==> flow/design.v <==
module registers (
	input										axi_clk							,
	input			[11:0]						h2f_axi_awid					,
	input			[29:0]						h2f_axi_awaddr					,
	input										h2f_axi_awvalid					,
	output										h2f_axi_awready					,
	input			[31:0]						h2f_axi_wdata					,
	input			[3:0]						h2f_axi_wstrb					,
	input										h2f_axi_wlast					,
	input										h2f_axi_wvalid					,
	output										h2f_axi_wready					,
	output			[11:0]						h2f_axi_bid						,
	output			[1:0]						h2f_axi_bresp					,
	output										h2f_axi_bvalid					,
	input										h2f_axi_bready					,
	input			[11:0]						h2f_axi_arid					,
	input			[29:0]						h2f_axi_araddr					,
	input			[3:0]						h2f_axi_arlen					,
	input										h2f_axi_arvalid					,
	output										h2f_axi_arready					,
	output			[11:0] 						h2f_axi_rid						,
	output			[31:0]						h2f_axi_rdata					,
	output			[1:0]						h2f_axi_rresp					,
	output										h2f_axi_rlast					,
	output										h2f_axi_rvalid					,
	input										h2f_axi_rready					,
	input			[31:0]						reg_fpga_rev					,
	input										reg_sw1_4						,
	input										reg_sw1_3						,
	input										reg_sw1_2						,
	input										reg_sw1_1						,
	output										reg_jp3_4						,
	output										reg_jp3_3						,
	output										reg_jp3_2						,
	output										reg_jp3_1						,
	output										reg_led_8						,
	output										reg_led_7						,
	output										reg_led_6						,
	input										reg_led_5						,
	output			[20:1]						reg_jp5							,
	output			[6:1]						reg_jp4_rxn						,
	output			[6:1]						reg_jp4_rxp						,
	output			[6:1]						reg_jp4_txn						,
	output			[6:1]						reg_jp4_txp						,
	input										axi_rst							);
	wire			[11:0]				axi_i_awid						;
	wire			[6:2]				axi_i_awaddr					;
	wire								axi_i_awvalid					;
	wire								axi_o_awready					;
	wire			[31:0]				axi_i_wdata						;
	wire			[3:0]				axi_i_wstrb						;
	wire								axi_i_wlast						;
	wire								axi_i_wvalid					;
	wire								axi_o_wready_in					;
	reg									axi_o_wready					;
	wire			[11:0]				axi_o_bid_in					;
	reg				[11:0]				axi_o_bid						;
	wire			[1:0]				axi_o_bresp						;
	wire								axi_o_bvalid_in					;
	reg									axi_o_bvalid					;
	wire								axi_i_bready					;
	wire			[11:0]				axi_i_arid						;
	wire			[6:2]				axi_i_araddr					;
	wire			[3:0]				axi_i_arlen						;
	wire								axi_i_arvalid					;
	wire								axi_o_arready_in				;
	reg									axi_o_arready					;
	wire			[11:0] 				axi_o_rid_in					;
	reg				[11:0] 				axi_o_rid						;
	wire			[31:0]				axi_o_rdata_in					;
	reg				[31:0]				axi_o_rdata						;
	wire			[1:0]				axi_o_rresp						;
	wire								axi_o_rlast_in					;
	reg									axi_o_rlast						;
	wire								axi_o_rvalid_in					;
	reg									axi_o_rvalid					;
	wire								axi_i_rready					;
	wire								wadr_val						;
	wire								wdat_val						;
	wire								wr_act_in						;
	reg									wr_act							;
	reg				[6:2]				set_wadr_in						;
	reg				[6:2]				set_wadr						;
	wire			[6:2]				wr_adr_in						;
	reg				[6:2]				wr_adr							;
	wire			[31:0]				wr_dat_in						;
	reg				[31:0]				wr_dat							;
	wire			[3:0]				wr_stb_in						;
	reg				[3:0]				wr_stb							;
	wire								wr_done							;
	wire								radr_val						;
	reg									radr_val_1st					;
	reg									radr_val_2nd					;
	wire								rdat_val						;
	reg									rdat_val_1st					;
	reg				[6:2]				rd_adr_in						;
	reg				[6:2]				rd_adr							;
	wire								set_rdat						;
	reg				[3:0]				rd_cnt_in						;
	reg				[3:0]				rd_cnt							;
	wire								rd_cnt_zero						;
	wire								rd_cnt_last						;
	wire								rlast_set						;
	wire								rd_done_in						;
	reg									rd_done							;
	reg				[31:0]				rd_dat							;
	wire			[31:0]				fpga_rev						;
	wire								board_sw1_4						;
	wire								board_sw1_3						;
	wire								board_sw1_2						;
	wire								board_sw1_1						;
	reg									board_jp3_4						;
	reg									board_jp3_3						;
	reg									board_jp3_2						;
	reg									board_jp3_1						;
	reg									board_led_8						;
	reg									board_led_7						;
	reg									board_led_6						;
	wire								board_led_5						;
	reg				[20:1]				board_jp5						;
	reg				[6:1]				board_jp4_rxn					;
	reg				[6:1]				board_jp4_rxp					;
	reg				[6:1]				board_jp4_txn					;
	reg				[6:1]				board_jp4_txp					;
	wire			[31:0]				reg_00h							;
	wire			[31:0]				reg_04h							;
	wire			[31:0]				reg_08h							;
	wire			[31:0]				reg_0ch							;
	localparam PRM_RESP_OKAY	= 2'b00;
	localparam PRM_00H	= 5'b00000;
	localparam PRM_04H	= 5'b00001;
	localparam PRM_08H	= 5'b00010;
	localparam PRM_0CH	= 5'b00011;
	assign axi_i_awvalid		= h2f_axi_awvalid;
	assign axi_i_awaddr[6:2]	= h2f_axi_awaddr[6:2];
	assign axi_i_awid			= h2f_axi_awid;
	assign axi_i_wvalid			= h2f_axi_wvalid;
	assign axi_i_wlast			= h2f_axi_wlast;
	assign axi_i_wdata			= h2f_axi_wdata;
	assign axi_i_wstrb			= h2f_axi_wstrb;
	assign axi_i_bready			= h2f_axi_bready;
	assign axi_i_arvalid		= h2f_axi_arvalid;
	assign axi_i_araddr[6:2]	= h2f_axi_araddr[6:2];
	assign axi_i_arid			= h2f_axi_arid;
	assign axi_i_arlen			= h2f_axi_arlen;
	assign axi_i_rready			= h2f_axi_rready;
	assign h2f_axi_awready	= axi_o_awready;
	assign h2f_axi_wready	= axi_o_wready;
	assign h2f_axi_bvalid	= axi_o_bvalid;
	assign h2f_axi_bresp	= axi_o_bresp;
	assign h2f_axi_bid		= axi_o_bid;
	assign h2f_axi_arready	= axi_o_arready;
	assign h2f_axi_rvalid	= axi_o_rvalid;
	assign h2f_axi_rlast	= axi_o_rlast;
	assign h2f_axi_rdata	= axi_o_rdata;
	assign h2f_axi_rid		= axi_o_rid;
	assign h2f_axi_rresp	= axi_o_rresp;
	assign board_sw1_4	= reg_sw1_4;
	assign board_sw1_3	= reg_sw1_3;
	assign board_sw1_2	= reg_sw1_2;
	assign board_sw1_1	= reg_sw1_1;
	assign fpga_rev		= reg_fpga_rev;
	assign board_led_5	= reg_led_5;
	assign reg_jp3_4	= board_jp3_4;
	assign reg_jp3_3	= board_jp3_3;
	assign reg_jp3_2	= board_jp3_2;
	assign reg_jp3_1	= board_jp3_1;
	assign reg_led_8	= board_led_8;
	assign reg_led_7	= board_led_7;
	assign reg_led_6	= board_led_6;
	assign reg_jp5		= board_jp5;
	assign reg_jp4_rxn	= board_jp4_rxn;
	assign reg_jp4_rxp	= board_jp4_rxp;
	assign reg_jp4_txn	= board_jp4_txn;
	assign reg_jp4_txp	= board_jp4_txp;
	assign wadr_val = axi_o_awready & axi_i_awvalid;
	assign wdat_val = axi_o_wready  & axi_i_wvalid;
	always @ (posedge axi_clk)
	begin
		if(axi_rst)
		begin
			wr_act <= 1'b0;
		end
		else
		begin
			wr_act <= wr_act_in;
		end
	end
	assign wr_act_in = wadr_val | (wr_act & ~wr_done);
	assign axi_o_awready = ~wr_act;
	always @ (posedge axi_clk)
	begin
		set_wadr <= set_wadr_in;
	end
	always @ (wadr_val, wdat_val, axi_i_awaddr, set_wadr)
	begin
		case ({wadr_val, wdat_val})
			2'b10	: set_wadr_in <= axi_i_awaddr;
			2'b01	: set_wadr_in <= set_wadr + 5'b00001;
			default	: set_wadr_in <= set_wadr;
		endcase
	end
	always @ (posedge axi_clk)
	begin
		if(axi_rst)
		begin
			axi_o_wready <= 1'b0;
		end
		else
		begin
			axi_o_wready <= axi_o_wready_in;
		end
	end
	assign axi_o_wready_in = wadr_val | (axi_o_wready & ~(axi_i_wvalid & axi_i_wlast));
	always @ (posedge axi_clk)
	begin
		wr_adr <= wr_adr_in;
		wr_dat <= wr_dat_in;
		wr_stb <= wr_stb_in;
	end
	assign wr_adr_in = set_wadr;
	assign wr_dat_in = axi_i_wdata;
	assign wr_stb_in = wdat_val ? axi_i_wstrb : 4'b0000;
	assign axi_o_bresp = PRM_RESP_OKAY;
	always @ (posedge axi_clk)
	begin
		if(axi_rst)
		begin
			axi_o_bvalid <= 1'b0;
		end
		else
		begin
			axi_o_bvalid <= axi_o_bvalid_in;
		end
	end
	assign axi_o_bvalid_in = (wdat_val & axi_i_wlast) | (axi_o_bvalid & ~axi_i_bready);
	always @ (posedge axi_clk)
	begin
		axi_o_bid <= axi_o_bid_in;
	end
	assign axi_o_bid_in = wadr_val ? axi_i_awid : axi_o_bid;
	assign wr_done = axi_o_bvalid & axi_i_bready;
	assign radr_val = axi_o_arready & axi_i_arvalid;
	assign rdat_val = axi_i_rready  & axi_o_rvalid;
	always @ (posedge axi_clk)
	begin
		radr_val_1st <= radr_val;
		radr_val_2nd <= radr_val_1st;
		rdat_val_1st <= rdat_val;
	end
	always @ (posedge axi_clk)
	begin
		if(axi_rst)
		begin
			axi_o_arready <= 1'b1;
		end
		else
		begin
			axi_o_arready <= axi_o_arready_in;
		end
	end
	assign axi_o_arready_in = rd_done | (axi_o_arready & ~radr_val);
	always @ (posedge axi_clk)
	begin
		rd_adr <= rd_adr_in;
	end
	always @ (radr_val, radr_val_1st, rdat_val, axi_i_araddr, rd_adr)
	begin
		case ({radr_val, (radr_val_1st | rdat_val)})
			2'b10	: rd_adr_in <= axi_i_araddr;
			2'b01	: rd_adr_in <= rd_adr + 5'b00001;
			default	: rd_adr_in <= rd_adr;
		endcase
	end
	always @ (posedge axi_clk)
	begin
		axi_o_rdata <= axi_o_rdata_in;
	end
	assign set_rdat = radr_val_2nd | rdat_val | rdat_val_1st;
	assign axi_o_rdata_in = set_rdat ? rd_dat : axi_o_rdata;
	always @ (posedge axi_clk)
	begin
		rd_cnt <= rd_cnt_in;
	end
	always @ (radr_val, rdat_val, axi_i_arlen, rd_cnt)
	begin
		case ({radr_val, rdat_val})
			2'b10	: rd_cnt_in <= axi_i_arlen;
			2'b01	: rd_cnt_in <= rd_cnt - 4'b0001;
			default	: rd_cnt_in <= rd_cnt;
		endcase
	end
	assign rd_cnt_zero = (rd_cnt == 4'b0000) ? 1'b1 : 1'b0;
	assign rd_cnt_last = (rd_cnt == 4'b0001) ? 1'b1 : 1'b0;
	always @ (posedge axi_clk)
	begin
		if(axi_rst)
		begin
			axi_o_rlast <= 1'b0;
		end
		else
		begin
			axi_o_rlast <= axi_o_rlast_in;
		end
	end
	assign rlast_set = (radr_val_2nd & rd_cnt_zero) | (rd_cnt_last & rdat_val);
	assign axi_o_rlast_in = rlast_set | (axi_o_rlast & ~axi_i_rready);
	always @ (posedge axi_clk)
	begin
		if(axi_rst)
		begin
			axi_o_rvalid <= 1'b0;
		end
		else
		begin
			axi_o_rvalid <= axi_o_rvalid_in;
		end
	end
	assign axi_o_rvalid_in = radr_val_2nd | (axi_o_rvalid & ~(axi_o_rlast & axi_i_rready));
	assign axi_o_rresp = PRM_RESP_OKAY;
	always @ (posedge axi_clk)
	begin
		axi_o_rid <= axi_o_rid_in;
	end
	assign axi_o_rid_in = radr_val ? axi_i_arid : axi_o_rid;
	always @ (posedge axi_clk)
	begin
		rd_done <= rd_done_in;
	end
	assign rd_done_in = axi_o_rlast & rdat_val;
	always @ (posedge axi_clk)
	begin
		if(axi_rst)
		begin
			board_jp3_4		<= 1'b0;
			board_jp3_3		<= 1'b0;
			board_jp3_2		<= 1'b0;
			board_jp3_1		<= 1'b0;
			board_led_8		<= 1'b1;
			board_led_7		<= 1'b1;
			board_led_6		<= 1'b1;
			board_jp5		<= {20{1'b1}};
			board_jp4_rxn	<= {6{1'b1}};
			board_jp4_rxp	<= {6{1'b1}};
			board_jp4_txn	<= {6{1'b1}};
			board_jp4_txp	<= {6{1'b1}};
		end
		else
		begin
			if(wr_act)
			begin
				case (wr_adr[6:2])
					PRM_04H	:
					begin
						if(wr_stb[1])	begin	board_jp3_4			<= wr_dat[11];
												board_jp3_3			<= wr_dat[10];
												board_jp3_2			<= wr_dat[09];
												board_jp3_1			<= wr_dat[08];		end
						if(wr_stb[0])	begin	board_led_8			<= wr_dat[03];
												board_led_7			<= wr_dat[02];
												board_led_6			<= wr_dat[01];		end
					end
					PRM_08H	:
					begin
						if(wr_stb[2])	begin	board_jp5[20:17]	<= wr_dat[19:16];	end
						if(wr_stb[1])	begin	board_jp5[16:09]	<= wr_dat[15:08];	end
						if(wr_stb[0])	begin	board_jp5[08:01]	<= wr_dat[07:00];	end
					end
					PRM_0CH	:
					begin
						if(wr_stb[3])	begin	board_jp4_rxn[6:1]	<= wr_dat[29:24];	end
						if(wr_stb[2])	begin	board_jp4_rxp[6:1]	<= wr_dat[21:16];	end
						if(wr_stb[1])	begin	board_jp4_txn[6:1]	<= wr_dat[13:08];	end
						if(wr_stb[0])	begin	board_jp4_txp[6:1]	<= wr_dat[05:00];	end
					end
				endcase
			end
		end
	end
	always @ (posedge axi_clk)
	begin
		if(axi_rst)
		begin
			rd_dat <= {32{1'b0}};
		end
		else
		begin
			case (rd_adr[6:2])
				PRM_00H	: rd_dat <= reg_00h;
				PRM_04H	: rd_dat <= reg_04h;
				PRM_08H	: rd_dat <= reg_08h;
				PRM_0CH	: rd_dat <= reg_0ch;
				default	: rd_dat <= {32{1'b0}};
			endcase
		end
	end
	assign reg_00h[31:00] = fpga_rev;
	assign reg_04h[31:24] = 8'b00000000;
	assign reg_04h[23:20] = 4'b0000;
	assign reg_04h[19]    = board_sw1_4;
	assign reg_04h[18]    = board_sw1_3;
	assign reg_04h[17]    = board_sw1_2;
	assign reg_04h[16]    = board_sw1_1;
	assign reg_04h[15:12] = 4'b0000;
	assign reg_04h[11]    = board_jp3_4;
	assign reg_04h[10]    = board_jp3_3;
	assign reg_04h[09]    = board_jp3_2;
	assign reg_04h[08]    = board_jp3_1;
	assign reg_04h[07:04] = 4'b0000;
	assign reg_04h[03]    = board_led_8;
	assign reg_04h[02]    = board_led_7;
	assign reg_04h[01]    = board_led_6;
	assign reg_04h[00]    = board_led_5;
	assign reg_08h[31:24] = 8'b00000000;
	assign reg_08h[23:20] = 4'b0000;
	assign reg_08h[19:00] = board_jp5[20:1];
	assign reg_0ch[31:30] = 2'b00;
	assign reg_0ch[29:24] = board_jp4_rxn[6:1];
	assign reg_0ch[23:22] = 2'b00;
	assign reg_0ch[21:16] = board_jp4_rxp[6:1];
	assign reg_0ch[15:14] = 2'b00;
	assign reg_0ch[13:08] = board_jp4_txn[6:1];
	assign reg_0ch[07:06] = 2'b00;
	assign reg_0ch[05:00] = board_jp4_txp[6:1];
endmodule
Step by step through the tools: registers
Tool output for the design above, in the order of the flow.
Line numbers count from 1 in the design file above.
Operators: Yosys type, input widths -> output width; for muxes data width and select width s.
Library cell names are shortened.
Not given: n/a

inputs
  design top = registers
  clock input = axi_clk
  library = sky130hd
  corner = tt_025C_1v80

Elaborated design
Counts by Yosys on the flattened word-level netlist (proc, flatten, opt, wreduce; memories kept). Register bits leave out memories and registers merged into their read ports (data or address). Print and check cells are left out. Cells with the same type and inputs are merged into one.

bit counts
  flip-flop bits (word level) = 202
  bits of input ports = 169
  elaborated cells = 104

operators by class
  $add $sub $neg = 3
  equal/unequal tests = 13
  multiplexer cells = 6
  bitwise logic cells = 34
  reduce/logical cells = 14

operator list
  operator             number
  $pmux 32 s4          1
  $reduce_and 3->1     9
  $eq 5x2->1 const B   4
  $pmux 5 s2           2
  $and 1x1->1          17
  $or 1x1->1           10
  $add 5x1->5 const B  2
  $eq 5x1->1 const B   2
  $pmux 4 s2           1
  $not 1->1            7
  $eq 2x1->1 const B   3
  $eq 2x2->1 const B   3
  $reduce_bool 2->1    3
  $logic_not 5->1      1
  $sub 4x1->4 const B  1
  $eq 4x1->1 const B   1
  $logic_not 4->1      1
  $mux 1               2

Logic depth
Yosys ltp: most cells in a row. Word level: on the elaborated netlist, between registers, memories and ports. Mapped: between sequential cells and ports; inverters and the memories' decode and read muxes count.

depth
  word-level depth = 5
  ABC_AREA = 0
  depth in mapped cells = 7

Netlist
The flow's flattened synthesis, as Yosys stat reports it; memories are mapped. The netlist is that of the ABC_AREA named above (0 if unset); the other value can give another one.
Totals and module areas in this step are rounded.

synthesis totals
  mapped cells = 551
  cell area after synthesis = 6890 µm²
  sequential part of the area = 4705 µm²
  flip-flops = 200

cell types
  cell type  number  area in all (µm²)
  dfxtp_1    130     2.6E+03
  edfxtp_1   70      2.1E+03
  mux2i_1    52      520.499
  nor2_1     105     394.128
  a22oi_1    37      277.766
  ha_1       11      137.632
  a21oi_1    26      130.125
  clkbuf_1   27      101.347
  and3_1     9       56.304
  nand2b_1   9       56.304
  inv_1      12      45.043
  a222oi_1   4       40.038
  nand3_1    8       40.038
  xnor2_1    4       35.034
  xor2_1     4       35.034
  mux2_2     3       33.782
  nand2_1    9       33.782
  buf_4      4       30.029

Other cell types: 20; their cells: 27.

Worst setup path after synthesis
Path of least setup slack by OpenSTA after synthesis, without wires, with an ideal clock, recovery checks aside; 20% of the period is set as input and as output delay. Where synthesis merged equal registers, the netlist keeps one of their names.

timing post-synthesis
  kind = reg2reg
  start point = reg rd_adr[2]
  end point = reg rd_dat[12]
  period = 2190 ps
  setup time = 128 ps
  time at the first pin = 0 ps
  data arrival time = 1749 ps
  required time = 2062 ps
  setup slack = 313 ps
  delay of the path = 1877 ps
  stages on the path = 6
  period reached after synthesis = 1877 ps

"delay of the path" = arrival - input delay + setup time.
"stages on the path" counts driving pins, that of a launching flip-flop among them; a cell with two outputs on the path counts twice.
"period reached after synthesis" = period - worst setup slack (recovery checks aside). The figure is calculated, with input and output delays left at 20% of the set period.
Between the ends stands the longest chain of elaborated cells between them, by number of cells; it is not shown to be the way that was timed. Of several equally long chains one is given.
A line is the first line of the expression or statement that the cell stems from. Yosys adds cells for indexed reads and writes and turns some case tables into memories.
At most two assigning lines are given for a register; there are more.

on the way, post-synthesis
  path through = edfxtp_1 ha_1 clkbuf_1 o41ai_2 clkbuf_1 nor2_1
  cells in the longest elaborated chain = 2

ends and longest elaborated chain, post-synthesis
  element             line  RTL
  start: declaration  97    reg [6:2] rd_adr ;
  start: assignment   265   rd_adr <= rd_adr_in;
  $eq 5x2->1          388   case (rd_adr[6:2])
  $pmux 32 s4         388
  end: assignment     389   PRM_00H : rd_dat <= reg_00h;
  end: assignment     390   PRM_04H : rd_dat <= reg_04h;
  end: declaration    106   reg [31:0] rd_dat ;

Worst path after layout
From the final timing report of run 1: the path of least setup slack in the routed layout; clock arrival at registers is part of the times.
The report prints the path's times to 10 ps; the period is as set.

timing post-layout
  kind = reg2out
  start point = reg wr_act
  end point = out h2f_axi_awready
  period = 2190 ps
  output delay = 440 ps
  time at the first pin = 420 ps
  data arrival time = 1480 ps
  required time = 1750 ps
  setup slack = 270 ps
  stages on the path = 3

Between the ends stands the longest chain of elaborated cells between them, by number of cells; it is not shown to be the way that was timed. Of several equally long chains one is given.

on the way, post-layout
  path through = dfxtp_1 inv_1 clkdlybuf4s50_1
  cells in the longest elaborated chain = 1

ends and longest elaborated chain, post-layout
  element             line  RTL
  start: declaration  81    reg wr_act ;
  start: assignment   182   wr_act <= 1'b0;
  start: assignment   186   wr_act <= wr_act_in;
  $not 1->1           190   assign axi_o_awready = ~wr_act;
  end: declaration    6     output h2f_axi_awready ,

Subject: registers on sky130hd, stored results

Hello all,

Measured results for registers: 2 stored runs of the Yosys and OpenROAD flow on sky130hd. The settings differ; the order carries no meaning. The constraints put input and output delay at 20% of the set period each and load the outputs with 0.01 pF.
"achieved clock period" = clock period - worst setup slack. The figure is calculated, with input and output delays left at 20% of the set period.
"worst setup path time": the worst setup path's part of the clock period (all of it between registers, 20% less for each end at a port) less its slack. A launch clock that arrives late makes it longer, a capture clock that arrives late makes it shorter.
"power" rests on the timing tool's default activity at the inputs, not on a simulated workload.
"worst setup path time" is given in steps of 10 ps.
The measured numbers are rounded.

Run 1
==> flow/run.sh <==
#!/bin/bash
# the make line also repeats the synthesis and layout settings of config.mk as NAME=value (left out here)
make -C /OpenROAD-flow-scripts/flow DESIGN_CONFIG=/design/flow/config.mk WORK_HOME=/design/flow/orfs CLKGATE_MAP_FILE= finish
==> flow/config.mk <==
export PLATFORM = sky130hd
export DESIGN_NAME = registers
export DESIGN_NICKNAME = registers
export VERILOG_FILES = /design/flow/design.v
export SDC_FILE = /design/flow/constraint.sdc
export NUM_CORES = 4
export LEC_CHECK = 0
export CAP_MARGIN = 20
export CORE_MARGIN = 2
export CORE_UTILIZATION = 40
export SLEW_MARGIN = 20
==> flow/constraint.sdc <==
create_clock -name core_clock -period 2.19 [get_ports {axi_clk}]
set_input_delay 0.4380 -clock core_clock [delete_from_list [all_inputs] [get_ports {axi_clk}]]
set_output_delay 0.4380 -clock core_clock [all_outputs]
set_load 0.01 [all_outputs]

==> results of run 1 <==
chip area after synthesis (Yosys): 6890 µm²
die area: 18290 µm²
standard-cell area of the final layout: 10020 µm²
utilization: 0.6
worst setup slack after layout: 274 ps
total negative slack: 0 ps
worst hold slack: 339 ps
power: 8.134 mW
achieved clock period: 1916 ps
worst setup path time: 1480 ps
worst setup path kind: reg2out

Run 2
==> flow/run.sh <==
#!/bin/bash
# the make line also repeats the synthesis and layout settings of config.mk as NAME=value (left out here)
make -C /OpenROAD-flow-scripts/flow DESIGN_CONFIG=/design/flow/config.mk WORK_HOME=/design/flow/orfs CLKGATE_MAP_FILE= finish
==> flow/config.mk <==
export PLATFORM = sky130hd
export DESIGN_NAME = registers
export DESIGN_NICKNAME = registers
export VERILOG_FILES = /design/flow/design.v
export SDC_FILE = /design/flow/constraint.sdc
export NUM_CORES = 4
export LEC_CHECK = 0
export CAP_MARGIN = 20
export CORE_MARGIN = 2
export CORE_UTILIZATION = 34
export CTS_CLUSTER_DIAMETER = 179
export CTS_CLUSTER_SIZE = 28
export GPL_TIMING_DRIVEN = 0
export MAX_ROUTING_LAYER = met5
export MIN_ROUTING_LAYER = met1
export PLACE_DENSITY_LB_ADDON = 0.28
export SETUP_SLACK_MARGIN = 0.36
export SLEW_MARGIN = 20
==> flow/constraint.sdc <==
create_clock -name core_clock -period 3.08 [get_ports {axi_clk}]
set_input_delay 0.6160 -clock core_clock [delete_from_list [all_inputs] [get_ports {axi_clk}]]
set_output_delay 0.6160 -clock core_clock [all_outputs]
set_load 0.01 [all_outputs]

==> results of run 2 <==
chip area after synthesis (Yosys): 6890 µm²
die area: 21420 µm²
standard-cell area of the final layout: 10150 µm²
utilization: 0.506
worst setup slack after layout: 640 ps
total negative slack: 0 ps
worst hold slack: 349 ps
power: 5.824 mW
achieved clock period: 2440 ps
worst setup path time: 2440 ps
worst setup path kind: reg2reg

Thanks
